==> flow/design.v <==
module peripherals
(
  input enable,
  input [7:0] address,
  input [31:0] data_in,
  output reg [31:0] data_out,
  input  write_enable,
  input  clk,
  input  raw_clk,
  output speaker_p,
  output speaker_m,
  output ioport_0,
  output ioport_1,
  output ioport_2,
  output ioport_3,
  input  button_0,
  input  reset,
  output spi_clk,
  output spi_mosi,
  input  spi_miso
);
reg [7:0] storage [3:0];
reg [15:0] speaker_value_high;
reg [15:0] speaker_value_curr;
reg [7:0]  buttons;
reg speaker_toggle;
reg speaker_value_p;
reg speaker_value_m;
assign speaker_p = speaker_value_p;
assign speaker_m = speaker_value_m;
reg [7:0] ioport_a = 0;
assign ioport_0 = ioport_a[0];
reg [7:0] ioport_b = 0;  
assign ioport_1 = ioport_b[0];
assign ioport_2 = ioport_b[1];
assign ioport_3 = ioport_b[2];
wire [7:0] spi_rx_buffer;
reg  [15:0] spi_tx_buffer;
wire spi_busy;
reg spi_start;
reg spi_width_16;
always @(button_0) begin
  buttons = { 7'b0, ~button_0 };
end
always @(posedge raw_clk) begin
  if (speaker_value_high == 16'b0) begin
    speaker_value_curr <= 0;
    speaker_value_p <= 0;
    speaker_value_m <= 0;
  end else begin
    speaker_value_curr <= speaker_value_curr + 1'b1;
    if (speaker_value_curr == speaker_value_high) begin
      speaker_value_curr <= 0;
      speaker_toggle <= ~speaker_toggle;
      speaker_value_p <= speaker_toggle;
      speaker_value_m <= ~speaker_toggle;
    end
  end
end
always @(posedge raw_clk) begin
  if (reset) speaker_value_high <= 0;
  if (write_enable) begin
    case (address[7:2])
      5'h1: spi_tx_buffer <= data_in;
      5'h3:
        begin
          if (data_in[1] == 1) spi_start <= 1;
          spi_width_16 <= data_in[2];
        end
      5'h8: ioport_a <= data_in;
      5'h9:
        begin
          case (data_in[7:0])
            60: speaker_value_high <= 45866;  
            61: speaker_value_high <= 43293;  
            62: speaker_value_high <= 40863;  
            63: speaker_value_high <= 38569;  
            64: speaker_value_high <= 36404;  
            65: speaker_value_high <= 34361;  
            66: speaker_value_high <= 32433;  
            67: speaker_value_high <= 30612;  
            68: speaker_value_high <= 28894;  
            69: speaker_value_high <= 27272;  
            70: speaker_value_high <= 25742;  
            71: speaker_value_high <= 24297;  
            72: speaker_value_high <= 22933;  
            73: speaker_value_high <= 21646;  
            74: speaker_value_high <= 20431;  
            75: speaker_value_high <= 19284;  
            76: speaker_value_high <= 18202;  
            77: speaker_value_high <= 17180;  
            78: speaker_value_high <= 16216;  
            79: speaker_value_high <= 15306;  
            80: speaker_value_high <= 14447;  
            81: speaker_value_high <= 13636;  
            82: speaker_value_high <= 12870;  
            83: speaker_value_high <= 12148;  
            84: speaker_value_high <= 11466;  
            85: speaker_value_high <= 10823;  
            86: speaker_value_high <= 10215;  
            87: speaker_value_high <= 9642;   
            88: speaker_value_high <= 9101;   
            89: speaker_value_high <= 8590;   
            90: speaker_value_high <= 8108;   
            91: speaker_value_high <= 7653;   
            92: speaker_value_high <= 7223;   
            93: speaker_value_high <= 6818;   
            94: speaker_value_high <= 6435;   
            95: speaker_value_high <= 6074;   
            96: speaker_value_high <= 5733;   
            default: speaker_value_high <= 0;
          endcase
        end
      5'ha: ioport_b <= data_in;
    endcase
  end else begin
    if (spi_start && spi_busy) spi_start <= 0;
    if (enable) begin
      case (address[7:2])
        5'h0: data_out <= buttons;
        5'h1: data_out <= spi_tx_buffer;
        5'h2: data_out <= spi_rx_buffer;
        5'h3: data_out <= { 5'b00000, spi_width_16, 1'b0, spi_busy };
        5'h8: data_out <= ioport_a;
        5'ha: data_out <= ioport_b;
        default: data_out <= 0;
      endcase
    end
  end
end
spi spi_0
(
  .raw_clk  (raw_clk),
  .start    (spi_start),
  .width_16 (spi_width_16),
  .data_tx  (spi_tx_buffer),
  .data_rx  (spi_rx_buffer),
  .busy     (spi_busy),
  .sclk     (spi_clk),
  .mosi     (spi_mosi),
  .miso     (spi_miso)
);
endmodule
module spi
(
  input  raw_clk,
  input  start,
  input  width_16,
  input  [15:0] data_tx,
  output [7:0] data_rx,
  output busy,
  output reg sclk,
  output reg mosi,
  input  miso
);
reg [1:0] state = 0;
reg [7:0] rx_buffer;
reg [15:0] tx_buffer;
reg [4:0] count;
assign data_rx = rx_buffer;
assign busy = state != STATE_IDLE;
parameter STATE_IDLE    = 0;
parameter STATE_CLOCK_0 = 1;
parameter STATE_CLOCK_1 = 2;
parameter STATE_LAST    = 3;
always @(posedge raw_clk) begin
  case (state)
    STATE_IDLE:
      begin
        if (start) begin
          if (width_16)
            tx_buffer <= data_tx;
          else
            tx_buffer[15:8] <= data_tx[7:0];
          state <= STATE_CLOCK_0;
          count <= 0;
        end else begin
          mosi <= 0;
        end
      end
    STATE_CLOCK_0:
      begin
        sclk <= 0;
        if (count != 0) rx_buffer <= { rx_buffer[6:0], miso };
        tx_buffer <= tx_buffer << 1;
        mosi <= tx_buffer[15];
        count <= count + 1;
        state <= STATE_CLOCK_1;
      end
    STATE_CLOCK_1:
      begin
        sclk <= 1;
        if (width_16 == 0 && count[3]) begin
          state <= STATE_LAST;
        end else if (width_16 == 1 && count[4]) begin
          state <= STATE_LAST;
        end else begin
          state <= STATE_CLOCK_0;
        end
      end
    STATE_LAST:
      begin
        sclk <= 0;
        rx_buffer <= { rx_buffer[6:0], miso };
        state <= STATE_IDLE;
      end
  endcase
end
endmodule
# == Step by step through the tools: peripherals ==
# The steps from the RTL of peripherals to its reports follow in flow order.
# Line numbers count from 1 in the design file above.
# Library cell names are shortened.
# Not given: n/a
# design
design,peripherals
clk_port,raw_clk
cell_library,sky130hd
lib_corner,tt_025C_1v80

# == Word-level counts ==
# Counts by Yosys on the flattened word-level netlist (proc, flatten, opt, wreduce; memories kept). Register bits leave out memories and registers merged into their read ports (data or address). Print and check cells are left out.
# Yosys's memory passes give these memory sizes; they may raise the number of words (mostly to a power of two), join words into wider ones and drop unused or constant bits.
# bits
ff_bits,134
rom_bits,2048
mem_count,1
out_inout_bits,40
# op_classes
addsub,2
equal,16
n_mux,26
bitwise,5
reduce_logical,27
# mem_list
memory,size,width,rd,write_ports,line_no,text
(no name shown),128,16,1,0,73,case (data_in[7:0])
# ops
cell,n
16-bit case mux with 6-bit select,1
16-bit 2-to-1 mux,4
8-bit case mux with 2-bit select,3
8-bit 2-to-1 mux,5
2-bit AND reduction,10
6-bit by 4-bit equality test with 1-bit output (second input constant),3
16-bit by 1-bit adder with 16-bit output (second input constant),1
16-bit equality test,1
16-bit zero test,1
6-bit by 2-bit equality test with 1-bit output (second input constant),2
2-bit nonzero test,5
5-bit case mux with 2-bit select,1
2-bit inequality test (second input constant),4
2-bit case mux with 4-bit select,1
3-bit AND reduction,2
6-bit by 1-bit equality test with 1-bit output (second input constant),1
6-bit zero test,1
2-bit 2-to-1 mux,3
1-bit inverter,5
5-bit by 1-bit adder with 5-bit output (second input constant),1
5-bit nonzero test,1
5-bit 2-to-1 mux,1
1-bit 2-to-1 mux,5
2-bit by 1-bit inequality test with 1-bit output (second input constant),2
2-bit equality test (second input constant),2
2-bit OR reduction,2
4-bit nonzero test,1
1-bit case mux with 2-bit select,2
# Other operator kinds: 3; their cells: 5.

# == Logic depth ==
# Longest topological path by Yosys (ltp), each cell counted once; first at word level (registers and memories cut), then after technology mapping (sequential cells cut; the memories' decode and read muxes count).
# depth
word_depth,4
ABC_AREA,0
depth_mapped,8
depth_no_buf,7

# == Synthesis result ==
# Yosys stat after the flow's synthesis: flattened, memories mapped to cells. It holds for the ABC_AREA given above (unset counts as 0); a run with the other value may have another netlist.
# Totals and module areas in this step are rounded.
# by_type
type,n,area_total_um2
edfxtp_1,84,2.52E+03
dfxtp_1,34,680.653
mux2i_1,22,220.211
xnor2_1,24,210.202
nor2_1,53,198.941
ha_1,15,187.68
nand2_1,49,183.926
buf_4,17,127.622
a221o_1,10,100.096
o21ai_0,19,95.091
and2_1,15,93.84
a21oi_1,17,85.082
xor2_1,9,78.826
nor2b_1,12,75.072
mux4_2,3,67.565
clkbuf_1,17,63.811
inv_1,17,63.811
nand4_1,8,50.048
# Not listed: further types 45, cells in them 109.
# mapped
cell_count,534
mapped_area_um2,5900
ffs,118
buf_cells,43
# The figures by module come from a second, unflattened synthesis with its own total; it is not the netlist above.
# unflattened
hier_cells,538
hier_area_um2,6100
# Rows give one instance, submodules left out.
# by_module
mod,instances,cells,mod_area_um2
peripherals,1,442,4600
spi,1,96,1500

# == Worst setup path after synthesis ==
# Path of least setup slack by OpenSTA after synthesis, without wires, with an ideal clock, recovery checks aside; 20% of the period is set as input and as output delay. Where synthesis merged equal registers, the netlist keeps one of their names.
# synth_timing
kind,input to register
start,in address[4]
end,reg ioport_a[0]
period_ps,4280
input_delay_ps,856
setup_time_ps,385
launch_ps,856
t_arrival_ps,2591
t_required_ps,3895
path_slack_ps,1303
delay_ps,2120
stages,4
period_less_setup_slack_ps,2977
# "delay_ps" is the arrival time less input delay plus setup time.
# "stages": output pins that drive a net of the path, with the launching flip-flop's if there is one; two outputs of one cell count as two.
# "period_less_setup_slack_ps" = period - worst setup slack (recovery checks aside). The figure is calculated, with input and output delays left at 20% of the set period.
# The rows between start and end are the longest chain of elaborated cells between them; the timing report does not say that the signal goes this way. Where chains are equally long, one stands for them.
# A line is the first line of the expression or statement that the cell stems from. Yosys adds cells for indexed reads and writes and turns some case tables into memories.
# synth_via
path_cell_list,or4b_4 > or2_2 > clkbuf_1 > nor3b_1
elab_chain_cells,2
cells_between,2
classes_between,eq/ne: 1; reduce/logical: 1
# synth_lines
element,line_no,text
from (decl),4,"input [7:0] address,"
6-bit by 4-bit equality test with 1-bit output,63,case (address[7:2])
2-bit AND reduction,n/a,
to (assign),70,5'h8: ioport_a <= data_in;
to (decl),31,reg [7:0] ioport_a = 0;

# == Path in the finished layout ==
# Path of least setup slack in the final report of run A (OpenROAD, finished layout, wires in). Where an end is a register, its clock arrival counts in the times.
# The report prints the path's times to 10 ps; the period is as set.
# layout_timing
kind,input to register
start,in data_in[0]
end,reg speaker_value_high[9]
period_ps,2040
input_delay_ps,410
setup_time_ps,110
launch_ps,410
t_arrival_ps,2240
t_required_ps,2330
path_slack_ps,90
stages,9
# The rows between start and end are the longest chain of elaborated cells between them; the timing report does not say that the signal goes this way. Where chains are equally long, one stands for them.
# A memory read counts as a cell of the chain, while the word-level depth stops at memories.
# At most two assigning lines are given for a register; there are more.
# layout_via
path_cell_list,clkdlybuf4s50_1 > inv_1 > buf_4 > ha_1 > nor3_2 > o21ai_0 > a221o_1 > a22oi_1 > o21ai_1
elab_chain_cells,4
cells_between,4
lines_between,3
classes_between,mux: 3; memory: 1
# layout_lines
element,line_no,text
from (decl),5,"input [31:0] data_in,"
memory 128 x 16 bit,73,case (data_in[7:0])
16-bit 2-to-1 mux,73,
16-bit 2-to-1 mux,63,case (address[7:2])
16-bit 2-to-1 mux,62,if (write_enable) begin
to (assign),61,if (reset) speaker_value_high <= 0;
to (assign),74,60: speaker_value_high <= 45866;
to (decl),23,reg [15:0] speaker_value_high;

# Settings and measured results of 2 stored flow runs for module peripherals (sky130hd), not sorted in any way. The constraints put input and output delay at 20% of the set period each and load the outputs with 0.01 pF.
# "period_reached_ps" means the clock period less the worst setup slack. The figure is calculated, with input and output delays left at 20% of the set period.
# "worst_setup_path_time_ps" = time allowed to the worst setup path (clock period - input delay - output delay, where it has them) - its slack; a late launch clock adds to it, a late capture clock takes from it.
# By "power.total_mw" is meant OpenSTA's value without simulated activity: inputs other than the clock are taken to toggle once in ten clock periods, and the tool carries that through the logic.
# "worst_setup_path_time_ps" is known to 10 ps.
# The measured numbers are rounded.
# Settings: -- = not set for that run.
item,run A,run B
period_ns,2.04,2.05
CAP_MARGIN,20,25
CORE_MARGIN,2,2
CORE_UTILIZATION,40,32
SLEW_MARGIN,20,20
SETUP_SLACK_MARGIN,--,0.29
PLACE_DENSITY,--,0.82
CELL_PAD_IN_SITES_GLOBAL_PLACEMENT,--,3
CELL_PAD_IN_SITES_DETAIL_PLACEMENT,--,1
GPL_TIMING_DRIVEN,--,1
GPL_ROUTABILITY_DRIVEN,--,1
CTS_CLUSTER_SIZE,--,49
util_pct,54,45
timing.setup.tns_ps,0,0
worst_setup_slack_ps,91,330
total_die_area_um2,16000,19000
holdWs_ps,460,460
period_reached_ps,1949,1721
power.total_mw,7.3,7.8
post_route_stdcell_area_um2,7800,8000
post_synth_area_um2,5900,5900
worst_setup_path_time_ps,1540,1310
worst_setup_path_type,input to register,input to register
